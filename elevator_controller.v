==> flow/design.v <==
module elevator_controller (
    input  wire        clk,
    input  wire        rst_n,
    input  wire [3:0]  req,               
    output reg  [1:0]  current_floor,     
    output reg  [1:0]  direction,          
    output reg         door_open
);
    localparam IDLE       = 3'b000;
    localparam MOVE_UP    = 3'b001;
    localparam MOVE_DOWN  = 3'b010;
    localparam DOOR_OPEN  = 3'b011;
    localparam DOOR_CLOSE = 3'b100;
    reg [2:0] state, next_state;
    reg [1:0] target_floor;
    always @(posedge clk or negedge rst_n) begin
        if (!rst_n)
            state <= IDLE;
        else
            state <= next_state;
    end
    always @(posedge clk or negedge rst_n) begin
        if (!rst_n)
            target_floor <= 2'd0;
        else if (state == IDLE && |req) begin
            if (req[3]) target_floor <= 2'd3;
            else if (req[2]) target_floor <= 2'd2;
            else if (req[1]) target_floor <= 2'd1;
            else if (req[0]) target_floor <= 2'd0;
        end
    end
    always @(*) begin
        next_state = state;
        case (state)
            IDLE: begin
                if (|req) begin
                    if (target_floor > current_floor)
                        next_state = MOVE_UP;
                    else if (target_floor < current_floor)
                        next_state = MOVE_DOWN;
                    else
                        next_state = DOOR_OPEN;
                end
            end
            MOVE_UP: begin
                if (current_floor < target_floor)
                    next_state = MOVE_UP;
                else
                    next_state = DOOR_OPEN;
            end
            MOVE_DOWN: begin
                if (current_floor > target_floor)
                    next_state = MOVE_DOWN;
                else
                    next_state = DOOR_OPEN;
            end
            DOOR_OPEN:
                next_state = DOOR_CLOSE;
            DOOR_CLOSE:
                next_state = IDLE;
            default:
                next_state = IDLE;
        endcase
    end
    always @(posedge clk or negedge rst_n) begin
        if (!rst_n) begin
            current_floor <= 2'd0;
            direction     <= 2'b00;
            door_open     <= 1'b0;
        end else begin
            case (state)
                MOVE_UP: begin
                    direction <= 2'b01;
                    if (current_floor < 2'd3)
                        current_floor <= current_floor + 1'b1;
                end
                MOVE_DOWN: begin
                    direction <= 2'b10;
                    if (current_floor > 2'd0)
                        current_floor <= current_floor - 1'b1;
                end
                DOOR_OPEN: begin
                    door_open <= 1'b1;
                    direction <= 2'b00;
                end
                DOOR_CLOSE: begin
                    door_open <= 1'b0;
                end
                IDLE: begin
                    direction <= 2'b00;
                end
            endcase
        end
    end
endmodule
### Reports on elevator_controller

What the tools print for elevator_controller, step after step.
Lines are those of the file above, counted from 1.
Cell names lack the library's common part.
A cell with - has no value.

| set-up | value |
|---|---|
| design top | elevator_controller |
| clock input | clk |
| library | sky130hd |
| corner | tt_025C_1v80 |

### Word-level counts

Source: Yosys, flattened and elaborated, memories not mapped. Widths are those after wreduce. Registers that Yosys merges into a memory's read port (data or address) are not register bits. Print and check cells do not count.

| operators by class | value |
|---|---|
| equal/unequal tests | 7 |
| magnitude comparators | 6 |
| muxes and demuxes | 15 |
| reduce/logical cells | 10 |
| add/sub/neg operators | 2 |

Operators by type and width:

| operator | count |
|---|---|
| 2-to-1 mux 2 bit | 8 |
| parallel mux 3 bit (select 4 bit) | 1 |
| inequality test 2 bit with constant B | 3 |
| equality test 3 x 2 -> 1 bit with constant B | 2 |
| parallel mux 2 bit (select 3 bit) | 1 |
| > comparator 2 bit | 2 |
| less-than comparator 2 bit | 2 |
| nonzero test 2 bit | 2 |
| nonzero test 4 bit | 1 |
| OR reduction 4 bit | 1 |
| parallel mux 2 bit (select 2 bit) | 1 |
| equality test 3 x 1 -> 1 bit with constant B | 1 |
| equality test 3 bit with constant B | 1 |
| zero test 3 bit | 1 |
| AND reduction 3 bit | 1 |
| nonzero test 3 bit | 1 |
| 2-to-1 mux 3 bit | 1 |
| adder 2 x 1 -> 2 bit with constant B | 1 |
| subtractor 2 x 1 -> 2 bit with constant B | 1 |
| > comparator 2 x 1 -> 1 bit with constant B | 1 |
| less-than comparator 2 bit with constant B | 1 |
| AND reduction 2 bit | 1 |
| OR reduction 2 bit | 1 |
| parallel mux 1 bit (select 2 bit) | 1 |
| 2-to-1 mux 1 bit | 2 |
| logical AND 1 bit | 1 |

| storage and ports | value |
|---|---|
| bits in registers | 10 |
| output and inout port bits | 5 |
| elaborated cells | 45 |
| input bits | 6 |

### Logic depth

Depth = most cells in a row (Yosys ltp): at word level without a register or memory, in the mapped netlist without a sequential cell, where the memories' decode and read muxes count.

| logic depth | value |
|---|---|
| depth after elaboration | 5 |
| ABC_AREA | 0 |
| mapped depth | 5 |
| gate-level depth less buffers | 5 |

### After synthesis

The flow's flattened synthesis, as Yosys stat reports it; memories are mapped. The netlist is that of the ABC_AREA named above (0 if unset); the other value can give another one.

| mapped netlist | value |
|---|---|
| chip area (Yosys) | 524.3 µm² |
| flip-flops | 12 |
| buffers | 1 |
| mapped cells | 48 |
| sequential part of the area | 301.5 µm² |

Cell types:

| type | count | area in all (µm²) |
|---|---|---|
| dfrtp_1 | 11 | 275.264 |
| dfstp_2 | 1 | 26.275 |
| a21oi_1 | 5 | 25.024 |
| ha_1 | 2 | 25.024 |
| inv_1 | 6 | 22.522 |
| nor2_1 | 6 | 22.522 |
| a22oi_2 | 1 | 12.512 |
| nor4_1 | 2 | 12.512 |
| o22ai_1 | 2 | 12.512 |
| o22ai_2 | 1 | 12.512 |
| o41a_1 | 1 | 11.261 |
| o211a_1 | 1 | 10.01 |
| o21ai_0 | 2 | 10.01 |
| o41ai_1 | 1 | 8.758 |
| xnor2_1 | 1 | 8.758 |
| a21o_1 | 1 | 7.507 |
| nor2b_1 | 1 | 6.256 |
| or2_2 | 1 | 6.256 |

Other cell types: 2; their cells: 2.

### Worst setup path after synthesis

OpenSTA on the mapped netlist: ideal clock, no wires. The path of least setup slack (recovery checks aside). Input and output delay are each 20% of the period. Register names are those of the netlist, which keeps one name where synthesis merged equal registers.

| timing after synthesis | value |
|---|---|
| path type | register to register |
| start | register (no name shown) |
| end | register state |
| stages | 5 |
| setup time | 0.120 ns |
| period | 1.68 ns |
| data required time | 1.560 ns |
| time at the first pin | 0.000 ns |
| path delay | 1.422 ns |
| path slack | 0.257 ns |
| path buffers | 0 |
| data arrival time | 1.302 ns |
| period reached after synthesis | 1.423 ns |

"path delay" = arrival - input delay + setup time.
"stages": output pins that drive a net of the path, with the launching flip-flop's if there is one; two outputs of one cell count as two.
"period reached after synthesis" is the clock period less the worst setup slack; recovery checks do not enter. This is arithmetic on one report: input and output delays are still those of the set period (20% each).
An end named without its bit number is one bit of that signal or, where synthesis recoded a state register, one of its new flip-flops.

| between the ends, after synthesis | value |
|---|---|
| cells stage by stage | dfrtp_1 ha_1 nor2b_1 or2_2 o211a_1 |

RTL lines, path after synthesis:

| item | line | RTL |
|---|---|---|
| end: assignment | 18 | `state <= IDLE;` |
| end: assignment | 20 | `state <= next_state;` |
| end: declaration | 14 | `reg [2:0] state, next_state;` |

No chain of elaborated cells between the ends is given.

### Timing after layout

From the final timing report of entry A: the path of least setup slack in the routed layout; clock arrival at registers is part of the times.

| timing after layout | value |
|---|---|
| path type | register to register |
| start | register (no name shown) |
| end | register state |
| path slack | 0.18 ns |
| data required time | 1.76 ns |
| stages | 5 |
| setup time | 0.11 ns |
| path buffers | 0 |
| period | 1.59 ns |
| time at the first pin | 0.27 ns |
| data arrival time | 1.58 ns |

An end named without its bit number is one bit of that signal or, where synthesis recoded a state register, one of its new flip-flops.

| between the ends, after layout | value |
|---|---|
| cells stage by stage | dfrtp_1 ha_1 nor2b_1 or2_2 o211a_1 |

RTL lines, path after layout:

| item | line | RTL |
|---|---|---|
| end: assignment | 18 | `state <= IDLE;` |
| end: assignment | 20 | `state <= next_state;` |
| end: declaration | 14 | `reg [2:0] state, next_state;` |

No chain of elaborated cells between the ends is given.

Subject: elevator_controller on sky130hd, stored results

Hello all,

Flow measurements of elevator_controller on sky130hd: 2 stored runs with different settings, listed in no order. Input and output delays are each 20% of the period that was set; the output load is 0.01 pF.
"achieved clock period" is the run's clock period less its worst setup slack. It is reckoned from that one timing run; input and output delays stay at 20% of the period that was set.
"total power of the final layout": no workload was simulated; the value follows from the tool's default switching activity.

#### Entry A

| setting | value |
|---|---|
| period_ns | `1.59` |
| CORE_UTILIZATION | `27` |
| SETUP_SLACK_MARGIN | `0.15` |
| PLACE_DENSITY_LB_ADDON | `0.15` |
| HOLD_SLACK_MARGIN | `0.17` |
| CORE_ASPECT_RATIO | `1.13` |
| ABC_AREA | `0` |
| GPL_ROUTABILITY_DRIVEN | `0` |
| CTS_CLUSTER_DIAMETER | `196` |
| CAP_MARGIN | `20` |
| CORE_MARGIN | `2` |
| SLEW_MARGIN | `20` |

| result | value |
|---|---|
| total power of the final layout | 1187 uW |
| area inside the die boundary | 2310.7 µm² |
| worst setup slack after layout | 0.176 ns |
| cell area after synthesis | 524.3 µm² |
| total negative slack on setup checks | 0.000 ns |
| post-route utilization | 39.9% |
| std-cell area (final layout) | 710.7 µm² |
| achieved clock period | 1.414 ns |

#### Entry B

| setting | value |
|---|---|
| period_ns | `2.68` |
| CORE_UTILIZATION | `63` |
| SETUP_SLACK_MARGIN | `-0.21` |
| CELL_PAD_IN_SITES_DETAIL_PLACEMENT | `2` |
| GPL_ROUTABILITY_DRIVEN | `0` |
| CTS_CLUSTER_DIAMETER | `388` |
| CAP_MARGIN | `40` |
| SLEW_MARGIN | `25` |
| CORE_MARGIN | `2` |

Incomplete, floorplanning halted on PDN-0185.

Thanks
